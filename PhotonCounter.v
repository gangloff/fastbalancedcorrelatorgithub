==> flow/design.v <==
`timescale 1ns / 1ps
module PhotonCounter(
   input  wire [7:0]  hi_in,
   output wire [1:0]  hi_out,
   inout  wire [15:0] hi_inout,
   input  wire 		 clk_in,    
   output wire [7:0]  led,       
   input  wire		  pmt_in1,      
	input  wire		  pmt_in2,      
   input  wire		  sync_in,     
	output wire		  pulse_out,   
   output wire      pmt_out,
   output wire		  reset_out);
wire clk, clk2x, locked;
wire [15:0] TrigIn40;
wire [15:0] WireIn00, WireIn01, WireIn02, WireIn03, WireIn04, WireIn05;
wire [15:0] PipeData1;
wire		PipeWrite1, PipeEmpty1, PipeFull1;
wire [15:0] PipeData2;
wire		PipeWrite2, PipeEmpty2, PipeFull2;
wire        ti_clk;
wire [30:0] ok1;
wire [16:0] ok2, ok2_1, ok2_2, ok2_pipe, ok2_ep00;
wire ok_reset, power_on_reset;	  
reg reset, reset_buf;
assign ok_reset = TrigIn40[0];
SRL16 #(.INIT(16'hFFFF)) reset_sr (.D(1'b0), .CLK(clk), .Q(power_on_reset), .A0(1'b1), .A1(1'b1), .A2(1'b1), .A3(1'b1));
always @(posedge clk) begin
	reset_buf <= ok_reset | ~locked | power_on_reset;
	reset <= reset_buf;
end
pll pllloop (.CLKIN_IN(clk_in), .RST_IN(1'b0), .CLKIN_IBUFG_OUT(), .CLK0_OUT(clk), .CLK2X_OUT(clk2x),.LOCKED_OUT(locked));
reg [31:0] clk2x_counter;     
reg [31:0] clk_divide;         
reg set_clk, set_clk_det;
always @(posedge clk) begin
	if (reset) clk_divide <= 32'h0;      
	else if (TrigIn40[2]) clk_divide <= {WireIn01[15:0],WireIn00[15:0]};      
end
always @(posedge clk2x) begin
	if(reset | (clk2x_counter == clk_divide) )
		clk2x_counter <= 32'h0;    
	else 
		clk2x_counter <= clk2x_counter + 32'h1;    
	set_clk_det <= (clk2x_counter == clk_divide);
	set_clk <= set_clk_det;
end
reg [31:0] clk2x_counter_per;
reg [31:0] pulsePeriod_clk_div;
reg [31:0] pw_div;
reg [31:0] delay_div;
reg pulsed_sig, pulsed_sig_det;
wire phcountbool;
wire pulsedCollection;   
wire sync_src;   
assign sync_src = 1'b0;
assign pulsedCollection = 1'b0;
always @(posedge clk) begin
   if (reset) begin
		  pulsePeriod_clk_div <= 32'h0;
		  pw_div <= 32'h0;
		  delay_div <= 32'h0;
   end
	else begin
	     if (TrigIn40[5]) begin
		     pulsePeriod_clk_div <= {WireIn01[15:0],WireIn00[15:0]};
			  pw_div <= {WireIn03[15:0],WireIn02[15:0]};
			  delay_div <= {WireIn05[15:0],WireIn04[15:0]};
		     end
   end
end
always @(posedge clk2x) begin
	if(reset | (clk2x_counter_per == pulsePeriod_clk_div) )
		clk2x_counter_per <= 32'h0;
	else 
		clk2x_counter_per <= clk2x_counter_per + 32'h1;    
	pulsed_sig_det  <= (clk2x_counter_per < pw_div);
	pulsed_sig <= pulsed_sig_det;
end
assign pulse_out = pulsed_sig;
assign phcountbool = pulsed_sig | (~pulsedCollection);
reg [3:0] sync_buf;
reg sync2x, notsync2x, sync2x_det, notsync2x_det, sync2x_free, sync2x_det_free, sync2x_1x;
reg sync1x;
reg gmeas_f;
reg [7:0] sync_div, sync_counter;
reg sync_en; 
reg sync_en_det;
always @(posedge clk2x)
		sync_buf <= {sync_buf[2:0], (sync_in & sync_src) | (pulsed_sig & ~sync_src) }; 
always @(posedge clk2x)	begin
	sync2x_det <= sync_en & sync_buf[2] & (~sync_buf[3]);
	sync2x <= sync2x_det | ((~set_clk) & sync2x);
	sync2x_det_free <= sync_buf[2] & (~sync_buf[3]);
	sync2x_free <= sync2x_det_free;
	sync2x_1x <= sync2x_det;
end
reg sync1x_reg;
always @(posedge clk) begin
	sync1x <= (sync2x_1x | sync2x_det);
end	
always @(posedge clk) 
	if (reset) sync_div <= 8'b0;
	else if (TrigIn40[3]) sync_div <= WireIn00[7:0];
always @(posedge clk2x) begin
	if(reset) sync_counter <= 8'b0;
	else if(sync2x_free) sync_counter <= (sync_counter == sync_div) ? 8'h0 : sync_counter + 8'h1;
	sync_en_det <= (sync_counter == sync_div);
	sync_en <= sync_en_det;
end
reg [26-1:0] photons1, photons_sync1;
reg [26-1:0] photons2, photons_sync2;
reg [3:0] pmt_buf1;
reg pmt1, pmt_det1, pmt_free1;
reg [3:0] pmt_buf2;
reg pmt2, pmt_det2, pmt_free2;
always @(posedge clk2x) begin
	pmt_buf1 <= {pmt_buf1[2:0], pmt_in1 && phcountbool};
	pmt_buf2 <= {pmt_buf2[2:0], pmt_in2 && phcountbool};
end
always @(posedge clk2x) begin
	pmt_det1 <= pmt_buf1[2] & (~pmt_buf1[3]);
	pmt_free1 <= pmt_det1;
	pmt1 <= pmt_det1 | ((~set_clk) & pmt1);   
	pmt_det2 <= pmt_buf2[2] & (~pmt_buf2[3]);
	pmt_free2 <= pmt_det2;
	pmt2 <= pmt_det2 | ((~set_clk) & pmt2);   
end
always @(posedge clk2x) begin
	if(set_clk) begin
	   photons1 <= {photons1[26-2:0] & {(26-1){~sync2x}}, pmt1};
		photons2 <= {photons2[26-2:0] & {(26-1){~sync2x}}, pmt2};
	end
end
always @(posedge clk2x) begin
  if(sync2x & set_clk) begin
     photons_sync1 <= photons1;
	  photons_sync2 <= photons2;
  end
end
reg [3:0] pmt_strecher;
reg pmt1x;
always @(posedge clk)
	pmt1x <= pmt_free1 | pmt_det1;
always @(posedge clk)
   if (pmt1x & ~|pmt_strecher) pmt_strecher <= 4'hF;
	else if (|pmt_strecher) pmt_strecher <= pmt_strecher - 4'b1;
assign pmt_out = |pmt_strecher;
assign reset_out = 1'b0;
wire [15:0] phcount1;
wire [15:0] phcount2;
wire count_ld1;
wire count_ld2;
wire [((26-1)*(16)-1):0] databus1;
wire [((26-1)*(16)-1):0] databus2;
reg clear_photons, clear_det;
phcounter counter1[(26-1):0] (.count_o({databus1, phcount1[16-1:0]}), .clk_i(clk), .reset_i(reset), .photon_i(photons_sync1), .sync_i(sync1x), .ld_i(count_ld1), .count_i({16'h0, databus1}), .clear_i(clear_photons | TrigIn40[1] | TrigIn40[3]));  
phcounter counter2[(26-1):0] (.count_o({databus2, phcount2[16-1:0]}), .clk_i(clk), .reset_i(reset), .photon_i(photons_sync2), .sync_i(sync1x), .ld_i(count_ld2), .count_i({16'h0, databus2}), .clear_i(clear_photons | TrigIn40[1] | TrigIn40[3]));  
reg trigger_f, log_f1, log_f2;
reg [15:0] max_count_f;
reg [31:0] counter_f;
wire trigger;
assign trigger = (counter_f[31:16] > max_count_f) & ~trigger_f;
always @(posedge clk)
	if (reset) max_count_f <= 16'hE5;   
	else if (TrigIn40[1]) max_count_f <= WireIn00;
always @(posedge clk)
	if (reset | TrigIn40[1] | TrigIn40[3]) counter_f <=  32'h0;
	else 
		if (trigger_f) counter_f <= 32'h0;
		else counter_f <= counter_f + 32'h1;
always @(posedge clk) begin
	trigger_f <= trigger;
	log_f1 <= trigger_f & PipeEmpty1;
	log_f2 <= trigger_f & PipeEmpty2;
	clear_det <= trigger_f;
	clear_photons <= clear_det;
end
logger log1(.data_o(PipeData1), .ld_o(count_ld1), .wr_o(PipeWrite1), .clk_i(clk), .reset_i(reset), .start_i(log_f1), .data_i(phcount1));
logger log2(.data_o(PipeData2), .ld_o(count_ld2), .wr_o(PipeWrite2), .clk_i(clk), .reset_i(reset), .start_i(log_f2), .data_i(phcount2));
assign led = ~{8'b0}; 
parameter nOK = 2;
wire [17*nOK-1:0]  ok2x;
okHost okHI(.hi_in(hi_in), .hi_out(hi_out), .hi_inout(hi_inout),
                     .ti_clk(ti_clk), .ok1(ok1), .ok2(ok2));
wire        _piperead1;
wire [15:0] _pipedata1;
wire        _piperead2;
wire [15:0] _pipedata2;
pipefifo_v6 pipeoutfifo1 (.din(PipeData1), .rd_clk(ti_clk), .rd_en(_piperead1),
								.wr_clk(clk), .wr_en(PipeWrite1), .dout(_pipedata1),
								.empty(PipeEmpty1), .full(PipeFull1));
pipefifo_v6 pipeoutfifo2 (.din(PipeData2), .rd_clk(ti_clk), .rd_en(_piperead2),
								.wr_clk(clk), .wr_en(PipeWrite2), .dout(_pipedata2),
								.empty(PipeEmpty2), .full(PipeFull2));								
okPipeOut pipeOuta0 (.ok1(ok1), .ok2(ok2x[0*17 +: 17]), .ep_addr(8'ha0),
                     .ep_datain(_pipedata1), .ep_read(_piperead1));
okPipeOut pipeOutaf (.ok1(ok1), .ok2(ok2x[1*17 +: 17]), .ep_addr(8'haf),
                    .ep_datain(_pipedata2), .ep_read(_piperead2));							
okTriggerIn ep40 (.ok1(ok1), .ep_addr(8'h40), .ep_clk(clk), .ep_trigger(TrigIn40)); 
okWireIn ep00 (.ok1(ok1), .ep_addr(8'h00), .ep_dataout(WireIn00)); 
okWireIn ep01 (.ok1(ok1), .ep_addr(8'h01), .ep_dataout(WireIn01));
okWireIn ep02 (.ok1(ok1), .ep_addr(8'h02), .ep_dataout(WireIn02));
okWireIn ep03 (.ok1(ok1), .ep_addr(8'h03), .ep_dataout(WireIn03));
okWireIn ep04 (.ok1(ok1), .ep_addr(8'h04), .ep_dataout(WireIn04));
okWireIn ep05 (.ok1(ok1), .ep_addr(8'h05), .ep_dataout(WireIn05));
okWireOR #(.N(nOK)) okor (.ok2(ok2), .ok2s(ok2x));
endmodule
module phcounter(count_o, clk_i, reset_i, photon_i, sync_i, ld_i, count_i, clear_i);
	output reg	 	[16-1:0]	count_o;
	input wire 							clk_i;
	input wire 							reset_i;
	input wire							photon_i;
	input wire 							sync_i;
	input wire 							ld_i;
	input wire							clear_i;
	input wire		[16-1:0]	count_i;
	reg		full_flag;
	reg [16-1:0] 	count_f;
	reg 		photon_f, sync_f, syncdly_f;
	always @(posedge clk_i) begin
		photon_f <= photon_i;
		syncdly_f <= sync_i;
      sync_f <= syncdly_f;
	end
	always @(posedge clk_i)
		if (reset_i | clear_i) count_f <= 16'h0;
		else if (sync_f & photon_f &(~full_flag)) count_f <= count_f + 16'b1;
	always @(posedge clk_i)
		if (reset_i | clear_i) full_flag <= 1'b0;
		else if (&count_f) full_flag <= 1'b1;
	always @(posedge clk_i)
		if (reset_i) count_o <= 16'h0;
		else 
			if (ld_i) count_o <= count_f;
			else count_o <= count_i;
endmodule
module logger(data_o, ld_o, wr_o, clk_i, reset_i, start_i, data_i);
	output reg [15:0] data_o;
	output reg wr_o;
	output reg ld_o;
	input wire clk_i;
	input wire reset_i;
	input wire start_i;
	input wire [15:0] data_i; 
	localparam IDLE 		= 2'h0;
	localparam HEADER 	= 2'h1;
	localparam STREAM 	= 2'h2;
	localparam TERMIN 	= 2'h3;
	reg 	[1:0] 	state_f;
	reg		[26-1:0]	samplecount_f;
	function [1:0] next_state;
		input [1:0] 	state;		 	
		input 			start;
		input 			done;
		case (state)
			IDLE: 
				if (start) next_state = HEADER;
				else next_state = IDLE;
			HEADER:
				next_state = STREAM;
			STREAM:
				if (done) next_state = TERMIN;
				else next_state = STREAM;
			TERMIN:
				next_state = IDLE;
			default:
				next_state = IDLE;
		endcase
	endfunction
	always @(posedge clk_i)
		if (reset_i) begin
			state_f <= 2'h0;
			wr_o <= 1'b0;
			data_o <= 16'h0;
			samplecount_f <= (1<<26) - 1;         
		end else begin 
			state_f <= next_state(state_f, start_i, ~samplecount_f[0]);
			case (state_f)
				HEADER: begin
					ld_o <= 1'b0;
					wr_o <= 1'b1;
					data_o <= 16'hFEED;
					samplecount_f <= samplecount_f >> 1;
				end
				STREAM: begin
					samplecount_f <= samplecount_f >> 1;
					data_o <= {data_i[7:0], data_i[15:8]};
				end
				TERMIN: begin
					data_o <= 16'h0FED;
				end
				default: begin
					ld_o <= start_i;
					wr_o <= 1'b0;
					samplecount_f <= (1<<26) - 1;
					data_o <= 16'h00;
				end
			endcase
		end
endmodule
---- From RTL to reports: phcounter ----
Tool output for the design above, in the order of the flow.
Line numbers count from 1 in the design file above.
Not given: -
set-up
  top ..................................... phcounter
  clock ................................... clk_i
  library ................................. sky130hd
  library corner .......................... tt_025C_1v80

---- Word-level counts ----
Yosys after proc, flatten, opt, wreduce and memory -nomap, before mapping. Enables and synchronous resets that opt folds into registers are not counted as muxes. Memory bits, and registers merged into a memory's read port (data or address), are not among the register bits. Print and check cells are not counted. Equal cells are merged and count once.
operators by class
  add/subtract/negate cells ............... 1
  multiplexer cells ....................... 1
  bitwise operators ....................... 4
  reductions and logical operators ........ 1
operator list
  kind                                    number
  adder 16 x 1 -> 16 bit with constant B  1
  AND reduction 16 bit                    1
  2-to-1 mux 16 bit                       1
  AND 1 bit                               2
  OR 1 bit                                1
  NOT 1 bit                               1
storage and ports
  flip-flop bits (word level) ............. 36
  input port bits ......................... 22
  output and inout port bits .............. 16
  word-level cells ........................ 13

---- Depth ----
Longest topological path by Yosys (ltp), each cell counted once; first at word level (registers and memories cut), then after technology mapping (sequential cells cut; the memories' decode and read muxes count).
logic depth
  depth after elaboration ................. 2
  ABC_AREA ................................ 0
  mapped depth ............................ 5
  depth with buffers taken out ............ 5

---- Synthesis result ----
The flow's flattened synthesis, as Yosys stat reports it; memories are mapped. The netlist is that of the ABC_AREA named above (0 if unset); the other value can give another one.
cells by type
  type                       number  total area (sq um)
  sky130_fd_sc_hd__dfxtp_1   36      720.691
  sky130_fd_sc_hd__mux2i_1   16      160.154
  sky130_fd_sc_hd__nor2_1    27      101.347
  sky130_fd_sc_hd__xnor2_1   7       61.309
  sky130_fd_sc_hd__a21oi_1   8       40.038
  sky130_fd_sc_hd__nand2_1   10      37.536
  sky130_fd_sc_hd__nand4_1   4       25.024
  sky130_fd_sc_hd__clkbuf_1  6       22.522
  sky130_fd_sc_hd__nand4_4   1       21.27
  sky130_fd_sc_hd__nor3_1    4       20.019
  sky130_fd_sc_hd__inv_1     5       18.768
  sky130_fd_sc_hd__nor4_1    3       18.768
  sky130_fd_sc_hd__a31o_2    2       17.517
  sky130_fd_sc_hd__xor2_1    2       17.517
  sky130_fd_sc_hd__nand3_1   3       15.014
  sky130_fd_sc_hd__nand3b_1  2       15.014
  sky130_fd_sc_hd__o31ai_1   2       15.014
  sky130_fd_sc_hd__or3_2     2       15.014
Other cell types: 8; their cells: 10.
mapped netlist
  cells in the netlist .................... 150
  synthesis area .......................... 1418.9 sq um
  flip-flop cells ......................... 36
  buffers ................................. 7

---- Timing after synthesis ----
Source: OpenSTA report_checks on the synthesized netlist (no wires, ideal clock, input and output delay 20% of the period each), path of least setup slack; recovery checks are left aside. Register names are those of the netlist, which keeps one name where synthesis merged equal registers.
timing path post-synthesis
  path kind ............................... reg2reg
  start ................................... register count_f[3]
  end ..................................... register count_f[15]
  clock period ............................ 2.29 ns
  setup time .............................. 0.070 ns
  time at the first pin ................... 0.000 ns
  arrival time ............................ 1.568 ns
  path slack .............................. 0.652 ns
  path delay .............................. 1.638 ns
  stages on the path ...................... 5
  period reached after synthesis .......... 1.638 ns
"path delay" is the arrival time less input delay plus setup time.
"stages on the path" counts driving pins, that of a launching flip-flop among them; a cell with two outputs on the path counts twice.
"period reached after synthesis" is the clock period less the worst setup slack; recovery checks do not enter. This is arithmetic on one report: input and output delays are still those of the set period (20% each).
The rows between start and end are the longest chain of elaborated cells between them; the timing report does not say that the signal goes this way. Where chains are equally long, one stands for them.
Each line given opens the expression or statement behind the cell; cells for indexed reads and writes are added by Yosys, which also makes memories of some case tables.
between the ends, post-synthesis
  cells stage by stage .................... sky130_fd_sc_hd__dfxtp_1 sky130_fd_sc_hd__nand4_4 sky130_fd_sc_hd__or3_4 sky130_fd_sc_hd__or4_1 sky130_fd_sc_hd__a21oi_1
  length of the longest elaborated chain .. 1
ends and longest elaborated chain, post-synthesis
  element                 RTL line  source
  start: declaration      219       reg [16-1:0] count_f;
  start: assignment       227       if (reset_i | clear_i) count_f <= 16'h0;
  start: assignment       228       else if (sync_f & photon_f &(~full_flag)) count_f <= count_f + 16'b1;
  adder 16 x 1 -> 16 bit  228
  end: assignment         227
  end: assignment         228
  end: declaration        219

---- Timing after layout ----
Path of least setup slack in the final report of stored run 1 (OpenROAD, finished layout, wires in). Where an end is a register, its clock arrival counts in the times.
timing path after layout
  path kind ............................... reg2reg
  start ................................... register count_f[9]
  end ..................................... register count_f[15]
  clock period ............................ 1.1 ns
  setup time .............................. 0.06 ns
  time at the first pin ................... 0.29 ns
  arrival time ............................ 1.71 ns
  path slack .............................. -0.38 ns
  stages on the path ...................... 5
The rows between start and end are the longest chain of elaborated cells between them; the timing report does not say that the signal goes this way. Where chains are equally long, one stands for them.
between the ends, after layout
  cells stage by stage .................... sky130_fd_sc_hd__dfxtp_2 sky130_fd_sc_hd__nand4_1 sky130_fd_sc_hd__or3_4 sky130_fd_sc_hd__or4_1 sky130_fd_sc_hd__a21oi_1
  length of the longest elaborated chain .. 1
ends and longest elaborated chain, after layout
  element                 RTL line  source
  start: declaration      219       reg [16-1:0] count_f;
  start: assignment       227       if (reset_i | clear_i) count_f <= 16'h0;
  start: assignment       228       else if (sync_f & photon_f &(~full_flag)) count_f <= count_f + 16'b1;
  adder 16 x 1 -> 16 bit  228
  end: assignment         227
  end: assignment         228
  end: declaration        219

Ticket comment

Design phcounter on sky130hd. What follows are 2 stored runs of the flow, each under its own settings; their order means nothing. The constraints put input and output delay at 20% of the set period each and load the outputs with 0.01 pF.
By "period achieved" is meant the clock period of the run minus its worst setup slack. This is arithmetic on one report: input and output delays are still those of the set period (20% each).
"worst setup path time" is the time allowed to the run's worst setup path (the clock period less input and output delay, where it has them) less its slack. Clock arrival times count: a late capture clock shortens it, a late launch clock lengthens it.
"total design power" is the tool's figure for a default switching activity; nothing was simulated.

======== stored run 1 ========
==> flow/run.sh <==
#!/bin/bash
# the make line also repeats the synthesis and layout settings of config.mk as NAME=value (left out here)
make -C /OpenROAD-flow-scripts/flow DESIGN_CONFIG=/design/flow/config.mk WORK_HOME=/design/flow/orfs CLKGATE_MAP_FILE= finish
==> flow/config.mk <==
export PLATFORM = sky130hd
export DESIGN_NAME = phcounter
export DESIGN_NICKNAME = phcounter
export VERILOG_FILES = /design/flow/design.v
export SDC_FILE = /design/flow/constraint.sdc
export NUM_CORES = 4
export LEC_CHECK = 0
export CAP_MARGIN = 20
export CORE_ASPECT_RATIO = 1.46
export CORE_MARGIN = 2
export CORE_UTILIZATION = 20
export CTS_CLUSTER_DIAMETER = 140
export CTS_CLUSTER_SIZE = 20
export GPL_ROUTABILITY_DRIVEN = 1
export HOLD_SLACK_MARGIN = -0.02
export MAX_ROUTING_LAYER = met5
export MIN_ROUTING_LAYER = met1
export PLACE_DENSITY_LB_ADDON = 0.24
export SETUP_SLACK_MARGIN = 0.26
export SLEW_MARGIN = 20
==> flow/constraint.sdc <==
create_clock -name core_clock -period 1.1 [get_ports {clk_i}]
set_input_delay 0.2200 -clock core_clock [delete_from_list [all_inputs] [get_ports {clk_i}]]
set_output_delay 0.2200 -clock core_clock [all_outputs]
set_load 0.01 [all_outputs]

-------- measured, stored run 1 --------
  area of the die ......................... 7795.8 sq um
  worst setup slack after layout .......... -0.381 ns
  period achieved ......................... 1.481 ns
  lowest hold slack ....................... 0.332 ns
  worst setup path time ................... 1.48 ns
  type of the worst setup path ............ reg2reg
  setup total negative slack .............. -3.434 ns
  synthesis area .......................... 1418.9 sq um
  standard-cell area of the final layout .. 2422.3 sq um
  utilization after layout ................ 34.9 %
  total design power ...................... 2602 µW

======== stored run 2 ========
==> flow/run.sh <==
#!/bin/bash
# the make line also repeats the synthesis and layout settings of config.mk as NAME=value (left out here)
make -C /OpenROAD-flow-scripts/flow DESIGN_CONFIG=/design/flow/config.mk WORK_HOME=/design/flow/orfs CLKGATE_MAP_FILE= finish
==> flow/config.mk <==
export PLATFORM = sky130hd
export DESIGN_NAME = phcounter
export DESIGN_NICKNAME = phcounter
export VERILOG_FILES = /design/flow/design.v
export SDC_FILE = /design/flow/constraint.sdc
export NUM_CORES = 4
export LEC_CHECK = 0
export CAP_MARGIN = 20
export CELL_PAD_IN_SITES_DETAIL_PLACEMENT = 2
export CORE_MARGIN = 4
export CORE_UTILIZATION = 30
export GPL_ROUTABILITY_DRIVEN = 1
export GPL_TIMING_DRIVEN = 1
export MAX_ROUTING_LAYER = met4
export SETUP_SLACK_MARGIN = 0.16
export SLEW_MARGIN = 20
==> flow/constraint.sdc <==
create_clock -name core_clock -period 1.06 [get_ports {clk_i}]
set_input_delay 0.2120 -clock core_clock [delete_from_list [all_inputs] [get_ports {clk_i}]]
set_output_delay 0.2120 -clock core_clock [all_outputs]
set_load 0.01 [all_outputs]

-------- measured, stored run 2 --------
  area of the die ......................... 5893.6 sq um
  worst setup path time ................... 1.68 ns
  type of the worst setup path ............ reg2reg
  period achieved ......................... 1.677 ns
  standard-cell area of the final layout .. 2597.5 sq um
  total design power ...................... 2849 µW
  synthesis area .......................... 1418.9 sq um
  setup total negative slack .............. -7.806 ns
  worst setup slack after layout .......... -0.617 ns
  utilization after layout ................ 58.1 %
  lowest hold slack ....................... 0.342 ns
